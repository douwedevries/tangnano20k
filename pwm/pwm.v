==> flow/design.v <==
module pwm
    #(parameter
        CLK_FREQ = 50000000,   
        PWM_FREQ = 20000,      
        DUTY_CYCLE_WIDTH = 8   
    )
    (
        input wire clk,                                  
        input wire rstn,                                 
        input wire [DUTY_CYCLE_WIDTH-1:0] duty_cycle,    
        output reg pwm_out                               
    );
    localparam integer COUNTER_MAX = CLK_FREQ / PWM_FREQ - 1;
    localparam integer COUNTER_WIDTH = $clog2(COUNTER_MAX + 1);
    reg [COUNTER_WIDTH-1:0] counter;
    always @(posedge clk or negedge rstn) begin
        if (!rstn) begin
            counter <= 0;
        end
        else begin
            if (counter < COUNTER_MAX) begin
                counter <= counter + 1;
            end
            else begin
                counter <= 0;
            end
        end
    end
    always @(posedge clk or negedge rstn) begin
        if (!rstn) begin
            pwm_out <= 0;
        end
        else begin
            if (duty_cycle == {DUTY_CYCLE_WIDTH{1'b1}}) begin
                pwm_out <= 1;
            end
            else if (counter < ((duty_cycle * (COUNTER_MAX + 1)) >> DUTY_CYCLE_WIDTH)) begin
                pwm_out <= 1;
            end
            else begin
                pwm_out <= 0;
            end
        end
    end
endmodule
Reports on pwm. What the tools print for pwm, step after step. Line numbers count from 1 in the design file above. Library cell names are shortened. A cell with -- has no value.

Top: pwm. Clock port: clk. Library: sky130hd. Corner: tt_025C_1v80.

Word-level counts. Yosys after proc, flatten, opt, wreduce and memory -nomap, before mapping. Enables and synchronous resets that opt folds into registers are not counted as muxes. Memory bits, and registers merged into a memory's read port (data or address), are not among the register bits. Print and check cells are not counted. Equal cells are merged and count once.

The entry for register bits reads 13. The entry for latch bits reads 0. The figure for RAM bits is 0. Under memory bits (read-only) stands 0. Under clocked read ports x word width stands 0. The entry for memories kept reads 0. For input port bits the number is 10. The figure for output and inout port bits is 1. Under word-level cells stands 10.

The figure for add/sub/neg operators is 1. Under $mul stands 1. The figure for divide/modulo/power cells is 0. For magnitude comparators the number is 2. The figure for equality and inequality tests is 1. For shift operators the number is 0. Muxes and demuxes: 3. The entry for bitwise logic cells reads 0. Reduce/logical cells: 0.

Operator list (count): 8-bit by 10-bit multiplier with 18-bit output (second input constant) (1); 12-bit by 1-bit adder with 12-bit output (second input constant) (1); 12-bit < comparator (1); 12-bit < comparator (second input constant) (1); 12-bit 2-to-1 mux (1); 8-bit equality test (second input constant) (1); 1-bit 2-to-1 mux (2).

Longest topological paths. Longest topological path by Yosys (ltp), each cell counted once; first at word level (registers and memories cut), then after technology mapping (sequential cells cut; the memories' decode and read muxes count).

Under depth in word-level cells stands 4. The entry for ABC_AREA reads 0. Under gate-level depth with buffers stands 19.

Netlist. The flow's flattened synthesis, as Yosys stat reports it; memories are mapped. The netlist is that of the ABC_AREA named above (0 if unset); the other value can give another one. The area totals of this step are shown rounded.

Cell types: ha_1 (count 49, area in all 613.088 um2); dfrtp_1 (count 13, area in all 325.312 um2); fa_1 (count 12, area in all 240.23 um2); xor2_1 (count 11, area in all 96.342 um2); inv_1 (count 24, area in all 90.086 um2); a21oi_1 (count 14, area in all 70.067 um2); xnor2_1 (count 7, area in all 61.309 um2); nand2_1 (count 12, area in all 45.043 um2); nor2_1 (count 12, area in all 45.043 um2); o21ai_0 (count 9, area in all 45.043 um2); and3_1 (count 6, area in all 37.536 um2); a21o_1 (count 4, area in all 30.029 um2); nand2b_1 (count 4, area in all 25.024 um2); nand3_1 (count 4, area in all 20.019 um2); nand4_1 (count 3, area in all 18.768 um2); and4_1 (count 2, area in all 17.517 um2); nor2b_2 (count 2, area in all 17.517 um2); a211oi_1 (count 2, area in all 15.014 um2).

Not listed: further types 15, cells in them 18.

For cell count the number is 208. The figure for cell area after synthesis is 1950 um2. The figure for sequential part of the area is 325 um2. For flip-flop cells the number is 13.

Worst setup path after synthesis. Source: OpenSTA report_checks on the synthesized netlist (no wires, ideal clock, input and output delay 20% of the period each), path of least setup slack; recovery checks are left aside. Register names are those of the netlist, which keeps one name where synthesis merged equal registers.

Path kind: input to register. Start: input port duty_cycle[5]. End: register pwm_out. Under period stands 6.85 ns. For external input delay the number is 1.370 ns. The entry for setup time reads 0.066 ns. Under arrival time stands 5.246 ns. Required time: 6.784 ns. Under setup slack stands 1.539 ns. For delay of the path the number is 3.942 ns. The entry for stages reads 18. For period reached after synthesis the number is 5.311 ns.

"delay of the path" is the arrival time less input delay plus setup time. "stages" counts driving pins, that of a launching flip-flop among them; a cell with two outputs on the path counts twice. "period reached after synthesis" = period - worst setup slack (recovery checks aside). The figure is calculated, with input and output delays left at 20% of the set period. Between the ends stands the longest chain of elaborated cells between them, by number of cells; it is not shown to be the way that was timed. Of several equally long chains one is given. Each line given opens the expression or statement behind the cell; cells for indexed reads and writes are added by Yosys, which also makes memories of some case tables. At most two assigning lines are given for a register; there are more.

Cells stage by stage: fa_1 > fa_1 > ha_1 > inv_1 > fa_1 > inv_1 > ha_1 > a21oi_1 > o211ai_1 > a31o_2 > a21oi_1 > xor2_1 > ha_1 > a21oi_1 > o21ai_0 > a2111oi_0 > o21ai_0 > nand2_1. The entry for cells in the longest elaborated chain reads 4. For elaborated cells between the ends (all ways) the number is 5. Classes of those cells: mul: 1; compare: 1; eq/ne: 1; mux: 2.

Ends and longest elaborated chain, post-synthesis: start, declared (line 10) `input wire [DUTY_CYCLE_WIDTH-1:0] duty_cycle,`; 8-bit by 10-bit multiplier with 18-bit output (line 37) `else if (counter < ((duty_cycle * (COUNTER_MAX + 1)) >> DUTY_CYCLE_WIDTH)) begin`; 12-bit < comparator (line 37); 1-bit 2-to-1 mux (line 37); 1-bit 2-to-1 mux (line 34) `if (duty_cycle == {DUTY_CYCLE_WIDTH{1'b1}}) begin`; end, assigned (line 31) `pwm_out <= 0;`; end, assigned (line 35) `pwm_out <= 1;`; end, declared (line 11) `output reg pwm_out`.

Worst path after layout. From the final timing report of stored run 1: the path of least setup slack in the routed layout; clock arrival at registers is part of the times.

Path kind: input to register. Start: input port duty_cycle[7]. End: register pwm_out. Under period stands 8.97 ns. For external input delay the number is 1.79 ns. The entry for setup time reads 0.06 ns. Under arrival time stands 6.44 ns. Required time: 9.15 ns. Under setup slack stands 2.71 ns. The entry for stages reads 19.

Between the ends stands the longest chain of elaborated cells between them, by number of cells; it is not shown to be the way that was timed. Of several equally long chains one is given. At most two assigning lines are given for a register; there are more.

Cells stage by stage: clkdlybuf4s50_1 > fa_1 > fa_1 > ha_1 > inv_1 > fa_1 > inv_1 > ha_1 > a21oi_2 > o211ai_1 > a31o_2 > a21oi_1 > xor2_1 > ha_1 > a21oi_1 > o21ai_1 > a2111oi_0 > o21ai_0 > nand2_1. The entry for cells in the longest elaborated chain reads 4. For elaborated cells between the ends (all ways) the number is 5. Classes of those cells: mul: 1; compare: 1; eq/ne: 1; mux: 2.

Ends and longest elaborated chain, post-layout: start, declared (line 10) `input wire [DUTY_CYCLE_WIDTH-1:0] duty_cycle,`; 8-bit by 10-bit multiplier with 18-bit output (line 37) `else if (counter < ((duty_cycle * (COUNTER_MAX + 1)) >> DUTY_CYCLE_WIDTH)) begin`; 12-bit < comparator (line 37); 1-bit 2-to-1 mux (line 37); 1-bit 2-to-1 mux (line 34) `if (duty_cycle == {DUTY_CYCLE_WIDTH{1'b1}}) begin`; end, assigned (line 31) `pwm_out <= 0;`; end, assigned (line 35) `pwm_out <= 1;`; end, declared (line 11) `output reg pwm_out`.

# Flow runs of pwm

Settings and measured results of 2 stored flow runs for module pwm (sky130hd), not sorted in any way. The constraints put input and output delay at 20% of the set period each and load the outputs with 0.01 pF. "reached clock period": clock period set for the run, less the worst setup slack. It is reckoned from that one timing run; input and output delays stay at 20% of the period that was set. "worst setup path time": the worst setup path's part of the clock period (all of it between registers, 20% less for each end at a port) less its slack. A launch clock that arrives late makes it longer, a capture clock that arrives late makes it shorter. By "total design power" is meant OpenSTA's value without simulated activity: inputs other than the clock are taken to toggle once in ten clock periods, and the tool carries that through the logic. Results are given in rounded form.

Files of stored run 1:
==> flow/run.sh <==
#!/bin/bash
# the make line also repeats the synthesis and layout settings of config.mk as NAME=value (left out here)
make -C /OpenROAD-flow-scripts/flow DESIGN_CONFIG=/design/flow/config.mk WORK_HOME=/design/flow/orfs CLKGATE_MAP_FILE= finish
==> flow/config.mk <==
export PLATFORM = sky130hd
export DESIGN_NAME = pwm
export DESIGN_NICKNAME = pwm
export VERILOG_FILES = /design/flow/design.v
export SDC_FILE = /design/flow/constraint.sdc
export NUM_CORES = 4
export LEC_CHECK = 0
export ABC_AREA = 0
export CAP_MARGIN = 15
export CELL_PAD_IN_SITES_DETAIL_PLACEMENT = 2
export CORE_ASPECT_RATIO = 1.61
export CORE_MARGIN = 2
export CORE_UTILIZATION = 30
export CTS_CLUSTER_DIAMETER = 279
export MIN_ROUTING_LAYER = met1
export PLACE_DENSITY_LB_ADDON = 0.22
export SETUP_SLACK_MARGIN = 2.38
export SLEW_MARGIN = 30
==> flow/constraint.sdc <==
create_clock -name core_clock -period 8.97 [get_ports {clk}]
set_input_delay 1.7940 -clock core_clock [delete_from_list [all_inputs] [get_ports {clk}]]
set_output_delay 1.7940 -clock core_clock [all_outputs]
set_load 0.01 [all_outputs]

Results of stored run 1. The total negative setup slack reads 0.000 ns. For the reached clock period the run shows 6.256 ns. The setup slack of the worst path reads 2.71 ns. The measured worst hold slack is 0.515 ns. For the final utilization the run shows 34.5%. The standard-cell area after layout is 2190 um2. The measured total design power is 394 µW. The worst setup path time stands at 4.46 ns. Type of the worst setup path: input to register. The mapped cell area after synthesis reads 1950 um2. The die area comes to 7160 um2.

Files of stored run 2:
==> flow/run.sh <==
#!/bin/bash
# the make line also repeats the synthesis and layout settings of config.mk as NAME=value (left out here)
make -C /OpenROAD-flow-scripts/flow DESIGN_CONFIG=/design/flow/config.mk WORK_HOME=/design/flow/orfs CLKGATE_MAP_FILE= finish
==> flow/config.mk <==
export PLATFORM = sky130hd
export DESIGN_NAME = pwm
export DESIGN_NICKNAME = pwm
export VERILOG_FILES = /design/flow/design.v
export SDC_FILE = /design/flow/constraint.sdc
export NUM_CORES = 4
export LEC_CHECK = 0
export CAP_MARGIN = 0
export CELL_PAD_IN_SITES_DETAIL_PLACEMENT = 0
export CORE_ASPECT_RATIO = 1.75
export CORE_MARGIN = 2
export CORE_UTILIZATION = 39
export MIN_ROUTING_LAYER = met1
export SETUP_SLACK_MARGIN = 2.03
export SLEW_MARGIN = 30
==> flow/constraint.sdc <==
create_clock -name core_clock -period 9.23 [get_ports {clk}]
set_input_delay 1.8460 -clock core_clock [delete_from_list [all_inputs] [get_ports {clk}]]
set_output_delay 1.8460 -clock core_clock [all_outputs]
set_load 0.01 [all_outputs]

Results of stored run 2. The total negative setup slack reads 0.000 ns. For the reached clock period the run shows 6.646 ns. The setup slack of the worst path reads 2.58 ns. The measured worst hold slack is 0.510 ns. For the final utilization the run shows 43.7%. The standard-cell area after layout is 2140 um2. The measured total design power is 354 µW. The worst setup path time stands at 4.80 ns. Type of the worst setup path: input to register. The mapped cell area after synthesis reads 1950 um2. The die area comes to 5590 um2.
