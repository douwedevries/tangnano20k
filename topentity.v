==> flow/design.v <==
module topentity (
    input clk,
    input [1:0] key,
    output [5:0] led
);
wire rstn;
assign rstn = ~key[0];
reg [25:0] ctr_q;
wire [25:0] ctr_d;
always @(posedge clk or negedge rstn) begin
    if (!rstn) begin
        ctr_q = 0;
    end
    else begin
        if (key[1]) begin
            ctr_q <= ctr_d;
        end
    end
end
assign ctr_d = ctr_q + 1'b1;
assign led[5:0] = ctr_q[25:20];
endmodule
# --- Reports on topentity ---
# Tool output for the design above, in the order of the flow.
# Line numbers count from 1 in the design file above.
# Operators carry their Yosys type and port widths (W data, S select, Z words).
setup:
  design: "topentity"
  clk_port: "clk"
  cell_library: "sky130hd"
  corner: "tt_025C_1v80"

# --- After elaboration ---
# Yosys after proc, flatten, opt, wreduce and memory -nomap, before mapping. Enables and synchronous resets that opt folds into registers are not counted as muxes. Memory bits, and registers merged into a memory's read port (data or address), are not among the register bits. Print and check cells are not counted. Equal cells are merged and count once.
bits:
  input_bits: 3
  wordCells: 2
  register_bits: 26
  out_inout_bits: 6
classes:
  addsub: 1
ops:
  columns: ["op", "n"]
  rows:
  - ["$add A26 B1 Y26 const B", 1]

# --- Longest topological paths ---
# Yosys ltp: most cells in a row. Word level: on the elaborated netlist, between registers, memories and ports. Mapped: between sequential cells and ports; inverters and the memories' decode and read muxes count.
depth:
  word_depth: 1
  ABC_AREA: 0
  depth_mapped: 5
  ltp_nobuf: 5

# --- Synthesis result ---
# The flow's flattened synthesis, as Yosys stat reports it; memories are mapped. The netlist is that of the ABC_AREA named above (0 if unset); the other value can give another one.
types:
  columns: ["cell", "n"]
  rows:
  - ["sky130_fd_sc_hd__dfrtp_1", 26]
  - ["sky130_fd_sc_hd__xnor2_1", 20]
  - ["sky130_fd_sc_hd__buf_4", 6]
  - ["sky130_fd_sc_hd__nand3_1", 9]
  - ["sky130_fd_sc_hd__nand4_1", 7]
  - ["sky130_fd_sc_hd__xor2_1", 5]
  - ["sky130_fd_sc_hd__nand4_4", 2]
  - ["sky130_fd_sc_hd__nand2_1", 9]
  - ["sky130_fd_sc_hd__nor3_4", 2]
  - ["sky130_fd_sc_hd__and3_1", 3]
  - ["sky130_fd_sc_hd__and4_1", 2]
  - ["sky130_fd_sc_hd__nor2_1", 4]
  - ["sky130_fd_sc_hd__ha_1", 1]
  - ["sky130_fd_sc_hd__mux2_2", 1]
  - ["sky130_fd_sc_hd__and3_2", 1]
  - ["sky130_fd_sc_hd__inv_1", 2]
  - ["sky130_fd_sc_hd__nor3_1", 1]
synth_totals:
  seq_area_mm2: 0.0006506
  mapped_cells: 101
  flip_flops: 26
  synth_area_mm2: 0.0012074

# --- Path before layout ---
# Path of least setup slack by OpenSTA after synthesis, without wires, with an ideal clock, recovery checks aside; 20% of the period is set as input and as output delay. Where synthesis merged equal registers, the netlist keeps one of their names.
synth_path:
  kind: "register to register"
  startpoint: "register ctr_q[0]"
  endpoint: "register ctr_q[22]"
  required_ns: 1.267
  t_first_pin_ns: 0.000
  arrival_time_ns: 1.279
  tclk_ns: 1.39
  driving_pins: 6
  path_slack_ns: -0.012
  path_delay_ns: 1.402
  path_buffers: 0
  period_less_setup_slack_ns: 1.402
# "path_delay_ns" = arrival - input delay + setup time.
# "driving_pins" counts driving pins, that of a launching flip-flop among them; a cell with two outputs on the path counts twice.
# "period_less_setup_slack_ns" = period - worst setup slack (recovery checks aside). The figure is calculated, with input and output delays left at 20% of the set period.
# Between the ends stands the longest chain of elaborated cells between them, by number of cells; it is not shown to be the way that was timed. Of several equally long chains one is given.
# A line is the first line of the expression or statement that the cell stems from. Yosys adds cells for indexed reads and writes and turns some case tables into memories.
synth_between:
  cell_sequence: "sky130_fd_sc_hd__dfrtp_1 > sky130_fd_sc_hd__ha_1 > sky130_fd_sc_hd__nand3_1 > sky130_fd_sc_hd__nor3_4 > sky130_fd_sc_hd__nand4_1 > sky130_fd_sc_hd__xnor2_1"
  elab_chain_len: 1
  cells_between: 1
  cone_classes: "1 x add/sub"
synth_rtl:
  columns: ["item", "line", "text"]
  rows:
  - ["start, declared", 8, "reg [25:0] ctr_q;"]
  - ["start, assigned", 12, "ctr_q = 0;"]
  - ["start, assigned", 16, "ctr_q <= ctr_d;"]
  - ["$add A26 B1 Y26", 20, "assign ctr_d = ctr_q + 1'b1;"]
  - ["end, assigned", 12, null]
  - ["end, assigned", 16, null]
  - ["end, declared", 8, null]

# --- Timing after layout ---
# Path of least setup slack in the final report of run A (OpenROAD, finished layout, wires in). Where an end is a register, its clock arrival counts in the times.
layout_path:
  kind: "register to register"
  startpoint: "register ctr_q[0]"
  endpoint: "register ctr_q[12]"
  t_first_pin_ns: 0.32
  required_ns: 1.79
  tclk_ns: 1.57
  arrival_time_ns: 1.65
  path_buffers: 1
  path_slack_ns: 0.14
  driving_pins: 7
# Between the ends stands the longest chain of elaborated cells between them, by number of cells; it is not shown to be the way that was timed. Of several equally long chains one is given.
layout_between:
  cell_sequence: "sky130_fd_sc_hd__dfrtp_1 > sky130_fd_sc_hd__ha_1 > sky130_fd_sc_hd__nand3_1 > sky130_fd_sc_hd__nor3_4 > sky130_fd_sc_hd__buf_4 > sky130_fd_sc_hd__nand4_1 > sky130_fd_sc_hd__xnor2_1"
  elab_chain_len: 1
  cells_between: 1
  cone_classes: "1 x add/sub"
layout_rtl:
  columns: ["item", "line", "text"]
  rows:
  - ["start, declared", 8, "reg [25:0] ctr_q;"]
  - ["start, assigned", 12, "ctr_q = 0;"]
  - ["start, assigned", 16, "ctr_q <= ctr_d;"]
  - ["$add A26 B1 Y26", 20, "assign ctr_d = ctr_q + 1'b1;"]
  - ["end, assigned", 12, null]
  - ["end, assigned", 16, null]
  - ["end, declared", 8, null]

Subject: topentity on sky130hd, stored results

Hello all,

Stored flow runs of topentity (2 of them; Yosys, OpenROAD, sky130hd). They differ in their settings and are not a sequence. Constraints: input delay and output delay 20% of the set period each, output load 0.01 pF.
"achieved_clock_period_ns" is the run's clock period less its worst setup slack. It is reckoned from that one timing run; input and output delays stay at 20% of the period that was set.
By "worst_path_time_ns" is meant the share of the clock period that the worst setup path is allowed (20% is reserved at inputs, 20% at outputs), minus its slack. Clock arrival times at its registers enter into it.

--- run A ---
==> flow/run.sh <==
#!/bin/bash
# the make line also repeats the synthesis and layout settings of config.mk as NAME=value (left out here)
make -C /OpenROAD-flow-scripts/flow DESIGN_CONFIG=/design/flow/config.mk WORK_HOME=/design/flow/orfs CLKGATE_MAP_FILE= finish
==> flow/config.mk <==
export PLATFORM = sky130hd
export DESIGN_NAME = topentity
export DESIGN_NICKNAME = topentity
export VERILOG_FILES = /design/flow/design.v
export SDC_FILE = /design/flow/constraint.sdc
export NUM_CORES = 4
export LEC_CHECK = 0
export CAP_MARGIN = 20
export CORE_MARGIN = 2
export CORE_UTILIZATION = 39
export SLEW_MARGIN = 20
==> flow/constraint.sdc <==
create_clock -name core_clock -period 1.57 [get_ports {clk}]
set_input_delay 0.3140 -clock core_clock [delete_from_list [all_inputs] [get_ports {clk}]]
set_output_delay 0.3140 -clock core_clock [all_outputs]
set_load 0.01 [all_outputs]

==> results, as YAML <==
results:
  yosys.chip_area_mm2: 0.0012074
  design.die.area_mm2: 0.0035569
  finish.utilization_pct: 48.3
  worstSetupSlack_ns: 0.142
  tns_setup_ns: 0.000
  achieved_clock_period_ns: 1.428
  worst_path_time_ns: 1.43
  critical_path_kind: "register to register"

--- run B ---
==> flow/run.sh <==
#!/bin/bash
# the make line also repeats the synthesis and layout settings of config.mk as NAME=value (left out here)
make -C /OpenROAD-flow-scripts/flow DESIGN_CONFIG=/design/flow/config.mk WORK_HOME=/design/flow/orfs CLKGATE_MAP_FILE= finish
==> flow/config.mk <==
export PLATFORM = sky130hd
export DESIGN_NAME = topentity
export DESIGN_NICKNAME = topentity
export VERILOG_FILES = /design/flow/design.v
export SDC_FILE = /design/flow/constraint.sdc
export NUM_CORES = 4
export LEC_CHECK = 0
export CAP_MARGIN = 15
export CELL_PAD_IN_SITES_DETAIL_PLACEMENT = 0
export CELL_PAD_IN_SITES_GLOBAL_PLACEMENT = 0
export CORE_ASPECT_RATIO = 1.05
export CORE_MARGIN = 8
export CORE_UTILIZATION = 68
export GPL_TIMING_DRIVEN = 0
export PLACE_DENSITY_LB_ADDON = 0.07
export SETUP_SLACK_MARGIN = -0.04
export SLEW_MARGIN = 40
==> flow/constraint.sdc <==
create_clock -name core_clock -period 1.09 [get_ports {clk}]
set_input_delay 0.2180 -clock core_clock [delete_from_list [all_inputs] [get_ports {clk}]]
set_output_delay 0.2180 -clock core_clock [all_outputs]
set_load 0.01 [all_outputs]

==> results, as YAML <==
outcome: "stopped before the end: routing reported DPL-0038"

Thanks
