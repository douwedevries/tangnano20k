==> flow/design.v <==
module spi_slave (
    input wire clk,
    input wire rstn,
    input wire csn,
    input wire sck,
    input wire mosi,
    input wire [7:0] tx_data,
    output wire miso,
    output reg [7:0] rx_data,
    output reg rx_ready
);
    reg [2:0] sckr;
    always @(posedge clk or negedge rstn) begin
        if (!rstn) begin
            sckr <= 3'b000;
        end
        else begin
            sckr <= {sckr[1:0], sck};
        end
    end
    wire sck_risingedge = (sckr[2:1]==2'b01);
    wire sck_fallingedge = (sckr[2:1]==2'b10);
    reg [2:0] csnr;
    always @(posedge clk or negedge rstn) begin
        if (!rstn) begin
            csnr <= 3'b000;
        end
        else begin
            csnr <= {csnr[1:0], csn};
        end
    end
    wire csn_active = ~csnr[1];  
    wire csn_startmessage = (csnr[2:1]==2'b10);
    reg [2:0] bitcnt;
    always @(posedge clk or negedge rstn) begin
        if (!rstn) begin
            bitcnt <= 3'b000;
        end
        else if (!csn_active) begin
            bitcnt <= 3'b000;
        end
        else if (sck_risingedge) begin
            bitcnt <= bitcnt + 3'b001;
        end
    end
    always @(posedge clk or negedge rstn) begin
        if (!rstn) begin
            rx_data <= 8'b00000000;
            rx_ready <= 1'b0;
        end
        else if (sck_risingedge) begin
            rx_data <= {rx_data[6:0], mosi};
            rx_ready <= csn_active && sck_risingedge && (bitcnt==3'b111);
        end
    end
    reg [7:0] miso_shift_reg;
    always @(posedge clk or negedge rstn) begin
        if (!rstn) begin
            miso_shift_reg <= 8'b00000000;
        end
        else if (csn_active) begin
            if (sck_fallingedge) begin
                if (bitcnt==3'b000)
                    miso_shift_reg <= tx_data;
                else
                    miso_shift_reg <= {miso_shift_reg[6:0], 1'b0};
            end
        end
    end
    assign miso = miso_shift_reg[7];
endmodule
# [Reports on spi_slave]
# The steps from the RTL of spi_slave to its reports follow in flow order.
# Lines are those of the file above, counted from 1.
# Operators: Yosys type, input widths -> output width; for muxes data width and select width s.
# A cell with - has no value.
[design] top="spi_slave" clk_port="clk" library="sky130hd" lib_corner="tt_025C_1v80"

# [Elaborated design]
# Source: Yosys, flattened and elaborated, memories not mapped. Widths are those after wreduce. Registers that Yosys merges into a memory's read port (data or address) are not register bits. Print and check cells do not count. Equal cells are merged and count once.
[classes] add_sub_neg=1 equal=3 n_mux=3 bitwise=1 reduce_and_logical=5
[op_table] op="$mux 8" count=1
[op_table] op="$mux 3" count=2
[op_table] op="$add 3x1->3 const B" count=1
[op_table] op="$eq 3x3->1 const B" count=1
[op_table] op="$logic_not 3->1" count=1
[op_table] op="$logic_and 1x1->1" count=2
[op_table] op="$eq 2x1->1 const B" count=1
[op_table] op="$eq 2x2->1 const B" count=1
[op_table] op="$reduce_and 2->1" count=1
[op_table] op="$reduce_bool 2->1" count=1
[op_table] op="$not 1->1" count=1
[word_totals] reg_bits=25 inputBits=13 output_inout_bits=10

# [Longest topological paths]
# Yosys ltp: most cells in a row. Word level: on the elaborated netlist, between registers, memories and ports. Mapped: between sequential cells and ports; inverters and the memories' decode and read muxes count.
[logic_depth] ltp_word=3 ABC_AREA=0 mapped_depth=6 depth_no_buf=5

# [Mapped cells and area]
# Yosys stat after the flow's synthesis: flattened, memories mapped to cells. It holds for the ABC_AREA given above (unset counts as 0); a run with the other value may have another netlist.
[types] type="sky130_fd_sc_hd__dfrtp_1" count=25
[types] type="sky130_fd_sc_hd__mux2i_1" count=9
[types] type="sky130_fd_sc_hd__mux2_2" count=5
[types] type="sky130_fd_sc_hd__mux2_4" count=3
[types] type="sky130_fd_sc_hd__ha_1" count=3
[types] type="sky130_fd_sc_hd__nor2_1" count=8
[types] type="sky130_fd_sc_hd__a21oi_1" count=5
[types] type="sky130_fd_sc_hd__buf_6" count=2
[types] type="sky130_fd_sc_hd__nor3b_4" count=1
[types] type="sky130_fd_sc_hd__a21oi_2" count=2
[types] type="sky130_fd_sc_hd__inv_1" count=4
[types] type="sky130_fd_sc_hd__nor2_2" count=2
[types] type="sky130_fd_sc_hd__and2b_4" count=1
[types] type="sky130_fd_sc_hd__o21ai_0" count=2
[types] type="sky130_fd_sc_hd__xnor2_1" count=1
[types] type="sky130_fd_sc_hd__buf_4" count=1
[types] type="sky130_fd_sc_hd__nand3b_1" count=1
[types] type="sky130_fd_sc_hd__nor2b_1" count=1
[types] type="sky130_fd_sc_hd__nand3_1" count=1
[mapped] stdcells=77 area_um2=1051.0 seqArea_um2=625.6 ffs=25 buffers=3

# [Timing after synthesis]
# OpenSTA on the mapped netlist: ideal clock, no wires. The path of least setup slack (recovery checks aside). Input and output delay are each 20% of the period. Register names are those of the netlist, which keeps one name where synthesis merged equal registers.
[synth_path] path_type="reg-to-reg" startpoint="register bitcnt[0]" endpoint="register miso_shift_reg[5]" period_ns=1.44 setup_time_ns=0.122 t_arrival_ns=1.130 slack_ns=0.188 delay_ns=1.252 path_stages=7 path_buffers=1 synth_period_reached_ns=1.252
# "delay_ns" = arrival - input delay + setup time.
# "path_stages": output pins that drive a net of the path, with the launching flip-flop's if there is one; two outputs of one cell count as two.
# "synth_period_reached_ns" = period - worst setup slack (recovery checks aside). The figure is calculated, with input and output delays left at 20% of the set period.
# Between the ends stands the longest chain of elaborated cells between them, by number of cells; it is not shown to be the way that was timed. Of several equally long chains one is given.
# Each line given opens the expression or statement behind the cell; cells for indexed reads and writes are added by Yosys, which also makes memories of some case tables.
# At most two assigning lines are given for a register; there are more.
[synth_via] path_cell_list="sky130_fd_sc_hd__dfrtp_1 -> sky130_fd_sc_hd__inv_1 -> sky130_fd_sc_hd__ha_1 -> sky130_fd_sc_hd__nor2b_1 -> sky130_fd_sc_hd__buf_4 -> sky130_fd_sc_hd__mux2i_1 -> sky130_fd_sc_hd__a21oi_2" elab_chain_len=2
[synth_rtl] element="start, declared" line=34 rtl="reg [2:0] bitcnt;"
[synth_rtl] element="start, assigned" line=37 rtl="bitcnt <= 3'b000;"
[synth_rtl] element="start, assigned" line=43 rtl="bitcnt <= bitcnt + 3'b001;"
[synth_rtl] element="$logic_not 3->1" line=63 rtl="if (bitcnt==3'b000)"
[synth_rtl] element="$mux 8" line=63
[synth_rtl] element="end, assigned" line=64 rtl="miso_shift_reg <= tx_data;"
[synth_rtl] element="end, assigned" line=66 rtl="miso_shift_reg <= {miso_shift_reg[6:0], 1'b0};"
[synth_rtl] element="end, declared" line=56 rtl="reg [7:0] miso_shift_reg;"

# [Worst path after layout]
# From the final timing report of job 1: the path of least setup slack in the routed layout; clock arrival at registers is part of the times.
[layout_path] path_type="reg-to-reg" startpoint="register bitcnt[0]" endpoint="register bitcnt[2]" period_ns=0.861 setup_time_ns=0.09 t_arrival_ns=1.51 slack_ns=-0.43 path_stages=7 path_buffers=2
# Between the ends stands the longest chain of elaborated cells between them, by number of cells; it is not shown to be the way that was timed. Of several equally long chains one is given.
# At most two assigning lines are given for a register; there are more.
[layout_via] path_cell_list="sky130_fd_sc_hd__dfrtp_1 -> sky130_fd_sc_hd__buf_4 -> sky130_fd_sc_hd__buf_6 -> sky130_fd_sc_hd__ha_4 -> sky130_fd_sc_hd__ha_4 -> sky130_fd_sc_hd__mux2i_1 -> sky130_fd_sc_hd__nor2_1" elab_chain_len=3
[layout_rtl] element="start, declared" line=34 rtl="reg [2:0] bitcnt;"
[layout_rtl] element="start, assigned" line=37 rtl="bitcnt <= 3'b000;"
[layout_rtl] element="start, assigned" line=43 rtl="bitcnt <= bitcnt + 3'b001;"
[layout_rtl] element="$add 3x1->3" line=43
[layout_rtl] element="$mux 3" line=42 rtl="else if (sck_risingedge) begin"
[layout_rtl] element="$mux 3" line=39 rtl="else if (!csn_active) begin"
[layout_rtl] element="end, assigned" line=40 rtl="bitcnt <= 3'b000;"
[layout_rtl] element="end, assigned" line=43
[layout_rtl] element="end, declared" line=34

# Below are 2 stored runs of the flow (Yosys, OpenROAD; platform sky130hd) on spi_slave, each with its settings and what was measured, unordered. Constraints: input delay and output delay 20% of the set period each, output load 0.01 pF.
# By "achieved_period_ns" is meant the clock period of the run minus its worst setup slack. This is arithmetic on one report: input and output delays are still those of the set period (20% each).
# "worst_path_time_ns": the worst setup path's part of the clock period (all of it between registers, 20% less for each end at a port) less its slack. A launch clock that arrives late makes it longer, a capture clock that arrives late makes it shorter.
# "totalPower_w" is the tool's figure for a default switching activity; nothing was simulated.
run="job 1" settings period_ns=0.861 CORE_UTILIZATION=48 SETUP_SLACK_MARGIN=0.04 PLACE_DENSITY_LB_ADDON=0.23 CORE_MARGIN=7 CELL_PAD_IN_SITES_GLOBAL_PLACEMENT=2 TNS_END_PERCENT=35 CTS_CLUSTER_SIZE=14 SLEW_MARGIN=25 MIN_ROUTING_LAYER="met1" CAP_MARGIN=20
run="job 1" results layout_stdcell_area_um2=1492.7 ys_area_um2=1051.0 totalPower_w=0.003093 setup_worst_slack_ns=-0.426 worst_path_time_ns=1.29 worstPathKind="reg-to-reg" achieved_period_ns=1.287 final_setup_tns_ns=-8.513 die_um2=3696.0 util_frac=0.746
run="job 2" settings period_ns=1.55 CORE_UTILIZATION=35 SETUP_SLACK_MARGIN=0.4 PLACE_DENSITY_LB_ADDON=0.29 CELL_PAD_IN_SITES_GLOBAL_PLACEMENT=0 TNS_END_PERCENT=85 ABC_AREA=1 CAP_MARGIN=10 CORE_MARGIN=2 SLEW_MARGIN=20
run="job 2" results layout_stdcell_area_um2=1534.0 ys_area_um2=1102.3 totalPower_w=0.001456 setup_worst_slack_ns=0.355 worst_path_time_ns=0.89 worstPathKind="reg-to-output" achieved_period_ns=1.195 final_setup_tns_ns=0.000 die_um2=3614.4 util_frac=0.507
